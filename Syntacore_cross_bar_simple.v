==> flow/design.v <==
`timescale 10ns/1ns
module Syntacore_simple
#(parameter   MSTR_NUM     = 2,
              SLV_NUM      = 2,
              DATA_WDTH    = 32,
              ADDR_WDTH    = 32,
              IDL_NUM      = 5
)
(
   input                                                  i_clk,
   input                                                  rst,
   input          [(MSTR_NUM - 1)                  : 0]   i_m_s_req,
   input          [(MSTR_NUM * ADDR_WDTH - 1)      : 0]   i_m_s_addr,
   input          [(MSTR_NUM - 1)                  : 0]   i_m_s_cmd,
   input          [(MSTR_NUM * DATA_WDTH - 1)      : 0]   i_m_s_wdata,
   input          [(SLV_NUM - 1)                   : 0]   i_s_m_ack,
   input          [(SLV_NUM * DATA_WDTH - 1)       : 0]   i_s_m_rdata,
   output   reg   [(SLV_NUM - 1)                   : 0]   o_m_s_req,
   output   reg   [(SLV_NUM * ADDR_WDTH - 1)       : 0]   o_m_s_addr,
   output   reg   [(SLV_NUM - 1)                   : 0]   o_m_s_cmd,
   output   reg   [(SLV_NUM * DATA_WDTH - 1)       : 0]   o_m_s_wdata,
   output   reg   [(MSTR_NUM - 1)                  : 0]   o_s_m_ack,
   output   reg   [(MSTR_NUM * DATA_WDTH - 1)      : 0]   o_s_m_rdata
   ,
   output   reg   [(SLV_NUM * $clog2(MSTR_NUM + 1) -1 ) : 0]   o_slv_mstr_addr
);
reg   [(MSTR_NUM - 1)        : 0]   r_msk_seq          [(SLV_NUM - 1)  : 0];            
reg   [($clog2(MSTR_NUM + 1) - 1) : 0]   rw_slv_mstr_addr   [(SLV_NUM - 1)  : 0];            
reg   [($clog2(MSTR_NUM + 1) - 1) : 0]   r_slv_mstr_addr    [(SLV_NUM - 1)  : 0];            
reg   [(MSTR_NUM - 1)        : 0]   rw_slv_dec_in      [(SLV_NUM - 1)  : 0];            
reg   [($clog2(IDL_NUM) - 1)       : 0]   r_idle_cnt         [(SLV_NUM - 1)  : 0];            
reg   [(ADDR_WDTH - 1)       : 0]   r_m_cb_addr        [(MSTR_NUM - 1) : 0];            
reg   [(DATA_WDTH - 1)       : 0]   r_m_cb_wdata       [(MSTR_NUM - 1) : 0];            
reg   [(DATA_WDTH - 1)       : 0]   r_s_cb_rdata       [(SLV_NUM - 1)  : 0];            
reg   [(ADDR_WDTH - 1)       : 0]   r_cb_s_addr        [(SLV_NUM - 1)  : 0];            
reg   [(DATA_WDTH - 1)       : 0]   r_cb_s_wdata       [(SLV_NUM - 1)  : 0];            
reg   [(DATA_WDTH - 1)       : 0]   r_cb_m_rdata       [(MSTR_NUM - 1) : 0];            
reg   [2                     : 0]   r_s_m_ack_re       [(MSTR_NUM - 1) : 0];            
genvar sim_slv_num;
generate
   for(sim_slv_num = 0; sim_slv_num < SLV_NUM; sim_slv_num = sim_slv_num + 1)
      begin: sim_slv_bus
         always @*
            begin
               o_slv_mstr_addr   [($clog2(MSTR_NUM + 1) * (sim_slv_num + 1) - 1) -: $clog2(MSTR_NUM + 1)]  =  r_slv_mstr_addr  [sim_slv_num];
            end
      end
endgenerate
genvar slv_num;
genvar mstr_num;  
generate
   for(mstr_num = 0; mstr_num < MSTR_NUM; mstr_num = mstr_num + 1)
      begin: mstr_bus_loop
         always @*
            begin
               r_m_cb_addr  [mstr_num]   =   i_m_s_addr  [((mstr_num + 1) * ADDR_WDTH - 1) -: ADDR_WDTH];
               r_m_cb_wdata [mstr_num]   =   i_m_s_wdata [((mstr_num + 1) * DATA_WDTH - 1) -: DATA_WDTH];
               o_s_m_rdata  [((mstr_num + 1) * DATA_WDTH - 1) -: DATA_WDTH] = r_cb_m_rdata[mstr_num];
            end
      end
endgenerate 
generate
   for(slv_num = 0; slv_num < SLV_NUM; slv_num = slv_num + 1)
      begin: slv_bus_loop
         always @*
            begin
               r_s_cb_rdata[slv_num] = i_s_m_rdata[((slv_num + 1) * DATA_WDTH - 1) -: DATA_WDTH];
               o_m_s_addr  [((slv_num + 1) * ADDR_WDTH - 1) -: ADDR_WDTH]   =  r_cb_s_addr  [slv_num];
               o_m_s_wdata [((slv_num + 1) * DATA_WDTH - 1) -: DATA_WDTH]   =  r_cb_s_wdata [slv_num];
            end
      end
endgenerate 
generate
   for(slv_num = 0; slv_num < SLV_NUM; slv_num = slv_num + 1)
      begin: slv_trans_loop
         for(mstr_num = 0; mstr_num < MSTR_NUM; mstr_num = mstr_num + 1)
            begin: mstr_loop
               always @*
                  begin
                     rw_slv_dec_in[slv_num][mstr_num] = (i_m_s_req[mstr_num] & (r_m_cb_addr[mstr_num][(ADDR_WDTH - 1) -: $clog2(SLV_NUM)] == slv_num) 
                                                        & r_msk_seq[slv_num][mstr_num]);
                  end
            end
            always @*
               begin
                  casez(rw_slv_dec_in[slv_num])
                     2'b?1:   rw_slv_mstr_addr[slv_num] = 2'b01;
                     2'b10:   rw_slv_mstr_addr[slv_num] = 2'b10;
                     default: rw_slv_mstr_addr[slv_num] = 2'b00;
                  endcase
               end
            always @(posedge i_clk)
               begin
                  if(rst | (r_idle_cnt[slv_num] == IDL_NUM))
                     r_msk_seq[slv_num] <= 2'b11;
                  else if((r_slv_mstr_addr[slv_num] == 2'b01) & (o_s_m_ack[r_slv_mstr_addr[slv_num] - 1]))
                     r_msk_seq[slv_num] <= 2'b10;
                  else if((r_slv_mstr_addr[slv_num] == 2'b10) & (o_s_m_ack[r_slv_mstr_addr[slv_num] - 1]))
                     r_msk_seq[slv_num] <= 2'b01;
                  else
                     r_msk_seq[slv_num] <= r_msk_seq[slv_num];
               end
				always @(posedge i_clk)
					begin
                  if(rst | (r_idle_cnt[slv_num] == IDL_NUM) | rw_slv_dec_in[slv_num])
                     r_idle_cnt[slv_num] <= 0;
						else
							r_idle_cnt[slv_num] <= r_idle_cnt[slv_num] + 1;
					end
            always @(posedge i_clk)
               begin
                  if(rst | (r_s_m_ack_re[r_slv_mstr_addr[slv_num] - 1][2] & rw_slv_dec_in[slv_num] == 0))
                     r_slv_mstr_addr[slv_num] <= 0;
                  else if(rw_slv_dec_in[slv_num] != 0)	
                     r_slv_mstr_addr[slv_num] <= rw_slv_mstr_addr[slv_num];
                  else
                     r_slv_mstr_addr[slv_num] <= r_slv_mstr_addr[slv_num];
               end
            always @(posedge i_clk)
               begin
                  if(rst | !rw_slv_mstr_addr[slv_num] | !rw_slv_dec_in[slv_num][rw_slv_mstr_addr[slv_num] - 1] | o_s_m_ack[rw_slv_mstr_addr[slv_num] - 1])
                     begin
                        o_m_s_req    [slv_num]   <= 0;
                        r_cb_s_addr  [slv_num]   <= 0;
                        o_m_s_cmd    [slv_num]   <= 0;
                        r_cb_s_wdata [slv_num]   <= 0;
                     end
                  else
                     begin
                        o_m_s_req    [slv_num]   <= rw_slv_dec_in [slv_num][rw_slv_mstr_addr[slv_num] - 1];
                        r_cb_s_addr  [slv_num]   <= r_m_cb_addr   [rw_slv_mstr_addr[slv_num] - 1];
                        o_m_s_cmd    [slv_num]   <= i_m_s_cmd     [rw_slv_mstr_addr[slv_num] - 1];
                        r_cb_s_wdata [slv_num]   <= r_m_cb_wdata  [rw_slv_mstr_addr[slv_num] - 1];
                     end
               end
      end
endgenerate
generate
   for(mstr_num = 0; mstr_num < MSTR_NUM; mstr_num = mstr_num + 1)
      begin: mstr_gen_loop
         always @*
            begin
               if((r_slv_mstr_addr[r_m_cb_addr[mstr_num][(ADDR_WDTH - 1) -: $clog2(SLV_NUM)]] - 1) == mstr_num)
                  o_s_m_ack[mstr_num]  = i_s_m_ack[r_m_cb_addr[mstr_num][(ADDR_WDTH - 1) -: $clog2(SLV_NUM)]];
               else
                  o_s_m_ack[mstr_num]  = 0;
            end
         always @*
            begin
					if(rst | !r_s_m_ack_re[mstr_num][2] | i_m_s_cmd[mstr_num])
						r_cb_m_rdata[mstr_num] = 0;
               else
                  r_cb_m_rdata[mstr_num] = r_s_cb_rdata[r_m_cb_addr[mstr_num][(ADDR_WDTH - 1) -: $clog2(SLV_NUM)]];
            end 
         always @(posedge i_clk)
            begin
               r_s_m_ack_re[mstr_num][0] <= o_s_m_ack[mstr_num];
               r_s_m_ack_re[mstr_num][1] <= r_s_m_ack_re[mstr_num][0];
            end
         always @*
            begin
               r_s_m_ack_re[mstr_num][2] = ~r_s_m_ack_re[mstr_num][1] & r_s_m_ack_re[mstr_num][0];  
            end
      end
endgenerate 
endmodule
Reports on Syntacore_simple
Tool output for the design above, in the order of the flow.
Line numbers count from 1 in the design file above.
Operators carry their Yosys type and port widths (W data, S select, Z words).
Library cell names are shortened.
{"block": "setup", "top": "Syntacore_simple", "clock_port": "i_clk", "library": "sky130hd", "lib_corner": "tt_025C_1v80"}

Word-level counts
Yosys after proc, flatten, opt, wreduce and memory -nomap, before mapping. Print and check cells are not counted.
{"block": "classes", "logic": 42, "shift": 10, "n_addsub": 8, "equal": 11, "n_reduce_logical": 17, "mux": 20}
{"block": "op_table", "cell": "$pmux W32 S2", "count": 6}
{"block": "op_table", "cell": "$shiftx A2 B32 Y1", "count": 8}
{"block": "op_table", "cell": "$mux W32", "count": 2}
{"block": "op_table", "cell": "$eq A32 B1 Y1 const B", "count": 1}
{"block": "op_table", "cell": "$logic_not A32 Y1", "count": 1}
{"block": "op_table", "cell": "$sub A2 B1 Y3 const B", "count": 6}
{"block": "op_table", "cell": "$and A1 B1 Y1", "count": 16}
{"block": "op_table", "cell": "$or A1 B1 Y1", "count": 16}
{"block": "op_table", "cell": "$pmux W2 S2", "count": 4}
{"block": "op_table", "cell": "$reduce_bool A2 Y1", "count": 6}
{"block": "op_table", "cell": "$eq A3 B3 Y1 const B", "count": 4}
{"block": "op_table", "cell": "$pmux W3 S2", "count": 2}
{"block": "op_table", "cell": "$not A1 Y1", "count": 8}
{"block": "op_table", "cell": "$eq A2 B2 Y1 const B", "count": 4}
{"block": "op_table", "cell": "$logic_not A2 Y1", "count": 4}
{"block": "op_table", "cell": "$add A3 B1 Y3 const B", "count": 2}
{"block": "op_table", "cell": "$mux W1", "count": 6}
{"block": "op_table", "cell": "$or A1 B2 Y2", "count": 2}
{"block": "op_table", "cell": "$logic_not A1 Y1", "count": 4}
{"block": "op_table", "cell": "$eq A2 B1 Y1 const B", "count": 2}
{"block": "op_table", "cell": "$shiftx A2 B1 Y1", "count": 2}
{"block": "op_table", "cell": "$reduce_or A2 Y1", "count": 2}
{"block": "bits", "ff_bits": 150, "out_inout_bits": 202, "wordCells": 126, "inputBits": 200}

Longest topological paths
Longest topological path by Yosys (ltp), each cell counted once; first at word level (registers and memories cut), then after technology mapping (sequential cells cut; the memories' decode and read muxes count).
{"block": "logic_depth", "word_depth": 10, "abc_area": 1, "mapped_depth": 9, "mapped_depth_nobuf": 8}

Synthesis result
Source: synth_stat.txt of the flow (Yosys; design flattened, memories mapped). It holds for the ABC_AREA given above (unset counts as 0); a run with the other value may have another netlist.
The area totals of this step are shown rounded.
{"block": "types", "type": "dfxtp_1", "count": 150, "area_total_um2": 3002.88}
{"block": "types", "type": "nand2_1", "count": 283, "area_total_um2": 1.06E+03}
{"block": "types", "type": "a211oi_1", "count": 64, "area_total_um2": 480.461}
{"block": "types", "type": "a21oi_1", "count": 96, "area_total_um2": 480.461}
{"block": "types", "type": "a21oi_2", "count": 37, "area_total_um2": 324.061}
{"block": "types", "type": "nor2_1", "count": 83, "area_total_um2": 311.549}
{"block": "types", "type": "inv_1", "count": 53, "area_total_um2": 198.941}
{"block": "types", "type": "ha_1", "count": 10, "area_total_um2": 125.12}
{"block": "types", "type": "clkbuf_1", "count": 30, "area_total_um2": 112.608}
{"block": "types", "type": "buf_2", "count": 13, "area_total_um2": 65.062}
{"block": "types", "type": "nand3_1", "count": 12, "area_total_um2": 60.058}
{"block": "types", "type": "buf_4", "count": 7, "area_total_um2": 52.55}
{"block": "types", "type": "buf_6", "count": 4, "area_total_um2": 45.043}
{"block": "types", "type": "nand4_1", "count": 5, "area_total_um2": 31.28}
{"block": "types", "type": "buf_1", "count": 7, "area_total_um2": 26.275}
{"block": "types", "type": "xnor2_1", "count": 2, "area_total_um2": 17.517}
{"block": "types", "type": "a22oi_1", "count": 2, "area_total_um2": 15.014}
{"block": "types", "type": "o21ai_0", "count": 2, "area_total_um2": 10.01}
Not listed: further types 6, cells in them 7.
{"block": "mapped", "ff_cells": 150, "n_buf": 61, "mapped_area_um2": 6460, "sequential_area_um2": 3000, "mapped_cells": 867}

Timing after synthesis
Source: OpenSTA report_checks on the synthesized netlist (no wires, ideal clock, input and output delay 20% of the period each), path of least setup slack; recovery checks are left aside. Register names are those of the netlist, which keeps one name where synthesis merged equal registers.
{"block": "synth_path", "path_kind": "input port to output port", "start": "input i_m_s_addr[31]", "end": "output o_s_m_rdata[10]", "output_delay_ns": 0.436, "delay_ns": 0.866, "required_ns": 1.744, "path_slack_ns": 0.442, "tclk_ns": 2.18, "n_path_buf": 2, "stages": 4, "arrival_time_ns": 1.302, "t_first_pin_ns": 0.436, "in_delay_ns": 0.436, "synth_period_reached_ns": 1.738}
"delay_ns" = arrival - input delay + setup time.
At an output port there is no setup time.
"stages" counts driving pins, that of a launching flip-flop among them; a cell with two outputs on the path counts twice.
"synth_period_reached_ns" = period - worst setup slack (recovery checks aside). The figure is calculated, with input and output delays left at 20% of the set period.
The rows between start and end are the longest chain of elaborated cells between them; the timing report does not say that the signal goes this way. Where chains are equally long, one stands for them.
A line is the first line of the expression or statement that the cell stems from. Yosys adds cells for indexed reads and writes and turns some case tables into memories.
{"block": "synth_via", "cell_sequence": "clkbuf_1 -> buf_2 -> nor2_1 -> a211oi_1", "elab_chain_len": 3, "cone_cells": 3, "cone_classes": "2 x mux; 1 x logic"}
{"block": "synth_lines", "item": "start: declaration", "line": 13, "text": "input          [(MSTR_NUM * ADDR_WDTH - 1)      : 0]   i_m_s_addr,"}
{"block": "synth_lines", "item": "$not A1 Y1", "line": 153, "text": "r_cb_m_rdata[mstr_num] = r_s_cb_rdata[r_m_cb_addr[mstr_num][(ADDR_WDTH - 1) -: $clog2(SLV_NUM)]];"}
{"block": "synth_lines", "item": "$pmux W32 S2", "line": 153}
{"block": "synth_lines", "item": "$mux W32", "line": 150, "text": "if(rst | !r_s_m_ack_re[mstr_num][2] | i_m_s_cmd[mstr_num])"}
{"block": "synth_lines", "item": "end: declaration", "line": 23, "text": "output   reg   [(MSTR_NUM * DATA_WDTH - 1)      : 0]   o_s_m_rdata"}

Worst path after layout
Path of least setup slack in the final report of run 1 (OpenROAD, finished layout, wires in). Where an end is a register, its clock arrival counts in the times.
{"block": "layout_path", "path_kind": "input port to output port", "start": "input i_s_m_ack[1]", "end": "output o_s_m_ack[1]", "stages": 4, "required_ns": 1.94, "output_delay_ns": 0.48, "tclk_ns": 2.42, "n_path_buf": 2, "arrival_time_ns": 1.83, "path_slack_ns": 0.10, "t_first_pin_ns": 0.48, "in_delay_ns": 0.48}
The rows between start and end are the longest chain of elaborated cells between them; the timing report does not say that the signal goes this way. Where chains are equally long, one stands for them.
{"block": "layout_via", "cell_sequence": "clkdlybuf4s50_1 -> nand4_1 -> nand2_1 -> clkdlybuf4s50_1", "elab_chain_len": 2, "cone_cells": 2, "lines_between": 2, "cone_classes": "1 x shift; 1 x mux"}
{"block": "layout_lines", "item": "start: declaration", "line": 16, "text": "input          [(SLV_NUM - 1)                   : 0]   i_s_m_ack,"}
{"block": "layout_lines", "item": "$shiftx A2 B1 Y1", "line": 144, "text": "o_s_m_ack[mstr_num]  = i_s_m_ack[r_m_cb_addr[mstr_num][(ADDR_WDTH - 1) -: $clog2(SLV_NUM)]];"}
{"block": "layout_lines", "item": "$mux W1", "line": 143, "text": "if((r_slv_mstr_addr[r_m_cb_addr[mstr_num][(ADDR_WDTH - 1) -: $clog2(SLV_NUM)]] - 1) == mstr_num)"}
{"block": "layout_lines", "item": "end: declaration", "line": 22, "text": "output   reg   [(MSTR_NUM - 1)                  : 0]   o_s_m_ack,"}

Measured results for Syntacore_simple: 2 stored runs of the Yosys and OpenROAD flow on sky130hd. The settings differ; the order carries no meaning. The constraints put input and output delay at 20% of the set period each and load the outputs with 0.01 pF.
"power_uw": no workload was simulated; the value follows from the tool's default switching activity.
The results are shown rounded.

{"run": "run 1", "settings": { "period_ns": 2.42, "CORE_UTILIZATION": 36, "PLACE_DENSITY_LB_ADDON": 0.0, "CORE_ASPECT_RATIO": 0.84, "ABC_AREA": 1, "GPL_ROUTABILITY_DRIVEN": 1, "CTS_CLUSTER_DIAMETER": 179, "CAP_MARGIN": 25, "CORE_MARGIN": 2, "SLEW_MARGIN": 20 }, "results": { "design.die.area_um2": 19000, "power_uw": 6390, "worstSetupSlack_ns": 0.104, "final_stdcell_area_um2": 11300, "synth_area_um2": 6460, "setupTns_ns": 0.000 }}
{"run": "run 2", "settings": { "period_ns": 2.19, "CORE_UTILIZATION": 63, "CAP_MARGIN": 20, "CORE_MARGIN": 2, "SLEW_MARGIN": 20 }, "outcome": "did not finish, placement stopped with PPL-0024"}
